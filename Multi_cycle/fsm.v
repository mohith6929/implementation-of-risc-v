==> flow/design.v <==
module fsm(clk, reset, op, branch, pc_update, reg_write, mem_write, ir_write, result_src, alu_srca, alu_srcb, adr_src, alu_op);
input clk,reset;
input [6:0]op;
output reg pc_update, reg_write, mem_write, ir_write, adr_src, branch;
output reg [1:0]result_src,alu_srca,alu_srcb,alu_op;
parameter fetch = 4'd0;
parameter decode = 4'd1;
parameter mem_adr = 4'd2;
parameter mem_read = 4'd3;
parameter mem_wb = 4'd4;
parameter mem_write_s = 4'd5;
parameter execute_R = 4'd6;
parameter alu_wb = 4'd7;
parameter execute_I = 4'd8;
parameter jal = 4'd9;
parameter beq = 4'd10;
parameter execute_jalr = 4'd11;
parameter jalr_wb = 4'd12;
reg [3:0]state,nxt_state;
always @(posedge clk or posedge reset) begin
    if (reset)
        state <= fetch;
    else
        state <= nxt_state;
end
always @(*) begin
    pc_update  = 0;
    reg_write  = 0;
    mem_write  = 0;
    ir_write   = 0;
    adr_src    = 0;
    branch     = 0;
    alu_srca   = 2'b00;
    alu_srcb   = 2'b00;
    alu_op     = 2'b00;
    result_src = 2'b00;
    nxt_state  = state;
    case (state)
        fetch: begin
            ir_write  = 1;
            pc_update = 1;
            adr_src   = 0;
            alu_srca  = 2'b00;
            alu_srcb  = 2'b10; 
            alu_op    = 2'b00; 
            result_src = 2'b10;
            nxt_state = decode;
        end
        decode: begin
            alu_srca = 2'b01;    
            alu_srcb = 2'b01;   
            alu_op   = 2'b00;   
            case (op)
                7'b0000011,       
                7'b0100011:       
                    nxt_state = mem_adr;
                7'b0110011:       
                    nxt_state = execute_R;
                7'b0010011:       
                   nxt_state = execute_I;
               7'b1101111:       
                    nxt_state = jal;
               7'b1100011:       
                    nxt_state = beq;
                7'b1100111: nxt_state = execute_jalr;  
                default:
                    nxt_state = fetch;
            endcase
        end
        mem_adr: begin      
            alu_srca = 2'b10;    
            alu_srcb = 2'b01;    
            alu_op   = 2'b00;    
           if (op == 7'b0000011)
                nxt_state = mem_read;
           else
                nxt_state = mem_write_s;
        end
        mem_read: begin
            adr_src  = 1;
            nxt_state = mem_wb;
        end
        mem_wb: begin
            reg_write  = 1;
            result_src = 2'b01;  
            nxt_state  = fetch;
        end
        mem_write_s: begin
            adr_src   = 1;
            mem_write = 1;
            nxt_state = fetch;
        end
        execute_R: begin
            alu_srca = 2'b10;    
            alu_srcb = 2'b00;    
            alu_op   = 2'b10;    
            nxt_state = alu_wb;
        end
        alu_wb: begin
            reg_write  = 1;
            result_src = 2'b00;  
            nxt_state  = fetch;
        end
        execute_I: begin
            alu_srca = 2'b10;   
            alu_srcb = 2'b01;    
            alu_op   = 2'b10;    
            nxt_state = alu_wb;
        end
        jal: begin
            pc_update  = 1;
            reg_write  = 1;
            alu_srca = 2'b01;    
            alu_srcb = 2'b10;   
            alu_op   = 2'b00;    
            result_src = 2'b00;  
            nxt_state  = alu_wb;
        end
        beq: begin
            alu_srca = 2'b10;    
            alu_srcb = 2'b00;    
            alu_op   = 2'b01;    
            branch = 1'b1;
            nxt_state = fetch;
        end
        execute_jalr: begin
            alu_srca = 2'b10; 
            alu_srcb = 2'b01; 
            alu_op   = 2'b00; 
            nxt_state = jalr_wb;
        end
        jalr_wb: begin
            pc_update = 1;
            result_src = 2'b00; 
            alu_srca = 2'b01; 
            alu_srcb = 2'b10; 
            alu_op   = 2'b00; 
            nxt_state = alu_wb;  
        end
        default: begin
            nxt_state = fetch;
        end
    endcase
end
endmodule
From RTL to reports: fsm

Tool output for the design above, in the order of the flow.
Lines are those of the file above, counted from 1.
Not given: --

Design top: fsm
Clock input: clk
Cell library: sky130hd
Timing corner: tt_025C_1v80

Word level

Counts by Yosys on the flattened word-level netlist (proc, flatten, opt, wreduce; memories kept). Register bits leave out memories and registers merged into their read ports (data or address); mux counts leave out enables and synchronous resets folded into registers. Print and check cells are left out. Cells with the same type and inputs are merged into one.

Elaborated cells: 43
Output and inout bits: 14
Register bits after elaboration: 4
Input port bits: 9

Reductions and logical operators: 10
Eq/ne operators: 19
Mux-type cells: 13

Operator list:

| kind                                                             | number |
| 4-bit case mux with 6-bit select                                 | 2 |
| 7-bit == test (second input constant)                            | 3 |
| 4-bit == test (second input constant)                            | 5 |
| 4-bit by 3-bit == test with 1-bit output (second input constant) | 4 |
| 2-bit case mux with 2-bit select                                 | 4 |
| 7-bit by 6-bit == test with 1-bit output (second input constant) | 2 |
| 3-bit OR reduction                                               | 3 |
| 4-bit by 2-bit == test with 1-bit output (second input constant) | 2 |
| 4-bit OR reduction                                               | 2 |
| 7-bit by 2-bit == test with 1-bit output (second input constant) | 1 |
| 7-bit by 5-bit == test with 1-bit output (second input constant) | 1 |
| 2-bit OR reduction                                               | 3 |
| 1-bit 2-to-1 mux                                                 | 6 |
| 5-bit OR reduction                                               | 1 |
| 4-bit by 1-bit == test with 1-bit output (second input constant) | 1 |
| 4-bit logical NOT                                                | 1 |
| 3-bit 2-to-1 mux                                                 | 1 |

Depth

Yosys ltp: most cells in a row. Word level: on the elaborated netlist, between registers, memories and ports. Mapped: between sequential cells and ports; inverters and the memories' decode and read muxes count.

Depth after elaboration: 4
ABC_AREA: 0
Mapped depth: 3
Depth with buffers taken out: 3

After synthesis

The flow's flattened synthesis, as Yosys stat reports it; memories are mapped. The netlist is that of the ABC_AREA named above (0 if unset); the other value can give another one.

Cells by type:

| type                      | number | total area (µm²) |
| sky130_fd_sc_hd__dfrtp_1  | 12     | 300.288 |
| sky130_fd_sc_hd__or3_1    | 5      | 31.28 |
| sky130_fd_sc_hd__dfstp_2  | 1      | 26.275 |
| sky130_fd_sc_hd__or4_1    | 3      | 22.522 |
| sky130_fd_sc_hd__and4b_1  | 2      | 20.019 |
| sky130_fd_sc_hd__nor4b_2  | 1      | 15.014 |
| sky130_fd_sc_hd__or2_2    | 2      | 12.512 |
| sky130_fd_sc_hd__clkbuf_1 | 3      | 11.261 |
| sky130_fd_sc_hd__or4_4    | 1      | 11.261 |
| sky130_fd_sc_hd__a31o_1   | 1      | 8.758 |
| sky130_fd_sc_hd__and4_1   | 1      | 8.758 |
| sky130_fd_sc_hd__o31a_1   | 1      | 8.758 |
| sky130_fd_sc_hd__inv_1    | 2      | 7.507 |
| sky130_fd_sc_hd__nor2_1   | 2      | 7.507 |
| sky130_fd_sc_hd__nor3b_1  | 1      | 7.507 |
| sky130_fd_sc_hd__o211ai_1 | 1      | 7.507 |
| sky130_fd_sc_hd__nand4_1  | 1      | 6.256 |
| sky130_fd_sc_hd__nor4_1   | 1      | 6.256 |

Not listed: further types 3, cells in them 3.

Sequential area: 0.0003266 mm²
Cell area after synthesis: 0.000533 mm²
Flip-flops: 13
Standard cells after synthesis: 44
Buffer cells: 3

Path before layout

Source: OpenSTA report_checks on the synthesized netlist (no wires, ideal clock, input and output delay 20% of the period each), path of least setup slack; recovery checks are left aside. Register names are those of the netlist, which keeps one name where synthesis merged equal registers.

Path type: register to output
Start point: reg state
End point: out alu_srca[1]
Output delay: 0.576 ns
Delay of the path: 1.122 ns
Path slack: 1.182 ns
Buffers on the path: 0
Stages on the path: 3
Launch time at the first pin: 0.000 ns
Data required time: 2.304 ns
Period: 2.88 ns
Arrival time: 1.122 ns
Period reached after synthesis: 1.698 ns

"delay of the path" = arrival - input delay + setup time.
At an output port there is no setup time.
"stages on the path": output pins that drive a net of the path, with the launching flip-flop's if there is one; two outputs of one cell count as two.
"period reached after synthesis" is the clock period less the worst setup slack; recovery checks do not enter. This is arithmetic on one report: input and output delays are still those of the set period (20% each).
An end named without its bit number is one bit of that signal or, where synthesis recoded a state register, one of its new flip-flops.
The rows between start and end are the longest chain of elaborated cells between them; the timing report does not say that the signal goes this way. Where chains are equally long, one stands for them.
Each line given opens the expression or statement behind the cell; cells for indexed reads and writes are added by Yosys, which also makes memories of some case tables.

Path through: sky130_fd_sc_hd__dfrtp_1 -> sky130_fd_sc_hd__or2_2 -> sky130_fd_sc_hd__or4_1
Length of the longest elaborated chain: 3
Elaborated cells between the ends (all ways): 11
Source lines of those cells: 1
Classes of those cells: eq/ne: 8; mux: 1; reduce/logical: 2

RTL lines, path post-synthesis:

| element                                  | RTL line | text |
| start, declared                          | 19       | `reg [3:0]state,nxt_state;` |
| start, assigned                          | 22       | `state <= fetch;` |
| start, assigned                          | 24       | `state <= nxt_state;` |
| 4-bit by 1-bit == test with 1-bit output | 38       | `case (state)` |
| 3-bit OR reduction                       | --       |  |
| 2-bit case mux with 2-bit select         | 38       |  |
| end, declared                            | 5        | `output reg [1:0]result_src,alu_srca,alu_srcb,alu_op;` |

Some nets on the timed path still bear RTL names; the line given drives or declares the net.

Named nets, post-synthesis:

| net       | RTL line |
| alu_op[1] | 38 |

Worst path after layout

From the final timing report of run 1: the path of least setup slack in the routed layout; clock arrival at registers is part of the times.

Path type: register to output
Start point: reg state
End point: out alu_srca[1]
Stages on the path: 4
Buffers on the path: 2
Path slack: -0.67 ns
Data required time: 0.77 ns
Arrival time: 1.44 ns
Period: 0.962 ns
Launch time at the first pin: 0.26 ns
Output delay: 0.19 ns

An end named without its bit number is one bit of that signal or, where synthesis recoded a state register, one of its new flip-flops.
The rows between start and end are the longest chain of elaborated cells between them; the timing report does not say that the signal goes this way. Where chains are equally long, one stands for them.

Path through: sky130_fd_sc_hd__dfrtp_1 -> sky130_fd_sc_hd__buf_6 -> sky130_fd_sc_hd__or4_4 -> sky130_fd_sc_hd__buf_6
Length of the longest elaborated chain: 3
Elaborated cells between the ends (all ways): 11
Source lines of those cells: 1
Classes of those cells: eq/ne: 8; mux: 1; reduce/logical: 2

RTL lines, path post-layout:

| element                                  | RTL line | text |
| start, declared                          | 19       | `reg [3:0]state,nxt_state;` |
| start, assigned                          | 22       | `state <= fetch;` |
| start, assigned                          | 24       | `state <= nxt_state;` |
| 4-bit by 1-bit == test with 1-bit output | 38       | `case (state)` |
| 3-bit OR reduction                       | --       |  |
| 2-bit case mux with 2-bit select         | 38       |  |
| end, declared                            | 5        | `output reg [1:0]result_src,alu_srca,alu_srcb,alu_op;` |

Measured results for fsm: 2 stored runs of the Yosys and OpenROAD flow on sky130hd. The settings differ; the order carries no meaning. The constraints put input and output delay at 20% of the set period each and load the outputs with 0.01 pF.
"reached clock period" is the run's clock period less its worst setup slack. It is reckoned from that one timing run; input and output delays stay at 20% of the period that was set.
By "time used up by the worst setup path" is meant the share of the clock period that the worst setup path is allowed (20% is reserved at inputs, 20% at outputs), minus its slack. Clock arrival times at its registers enter into it.
"total design power": no workload was simulated; the value follows from the tool's default switching activity.
A setting shown as n/a is not set for that run.
Among the results, n/a means that no value is shown for the run.

| setting or result                                       | run 1              | run 2 |
| period_ns                                               | 0.962              | 1.6   |
| CORE_UTILIZATION                                        | 19                 | 34    |
| SETUP_SLACK_MARGIN                                      | 0.18               | n/a   |
| PLACE_DENSITY                                           | 0.63               | 0.81  |
| CORE_ASPECT_RATIO                                       | 0.98               | 1.86  |
| CTS_CLUSTER_SIZE                                        | 81                 | n/a   |
| CTS_CLUSTER_DIAMETER                                    | 180                | n/a   |
| CAP_MARGIN                                              | 20                 | 5     |
| MAX_ROUTING_LAYER                                       | met5               | met4  |
| CORE_MARGIN                                             | 2                  | 8     |
| SLEW_MARGIN                                             | 20                 | 20    |
| CELL_PAD_IN_SITES_GLOBAL_PLACEMENT                      | n/a                | 0     |
| TNS_END_PERCENT                                         | n/a                | 95    |
| MIN_ROUTING_LAYER                                       | n/a                | met1  |
| reached clock period (ns)                               | 1.634              | n/a   |
| synthesis area (mm²)                                    | 0.000533           | n/a   |
| time used up by the worst setup path (ns)               | 1.44               | n/a   |
| type of the worst setup path                            | register to output | n/a   |
| area of the standard cells in the finished layout (mm²) | 0.0010835          | n/a   |
| final utilization (%)                                   | 39.6               | n/a   |
| die area (mm²)                                          | 0.0032453          | n/a   |
| sum of negative setup slack (ns)                        | -5.706             | n/a   |
| setup slack of the critical path (ns)                   | -0.672             | n/a   |
| total design power (W)                                  | 0.0009558          | n/a   |

Run 2: no final report: floorplanning broke off with PDN-0185
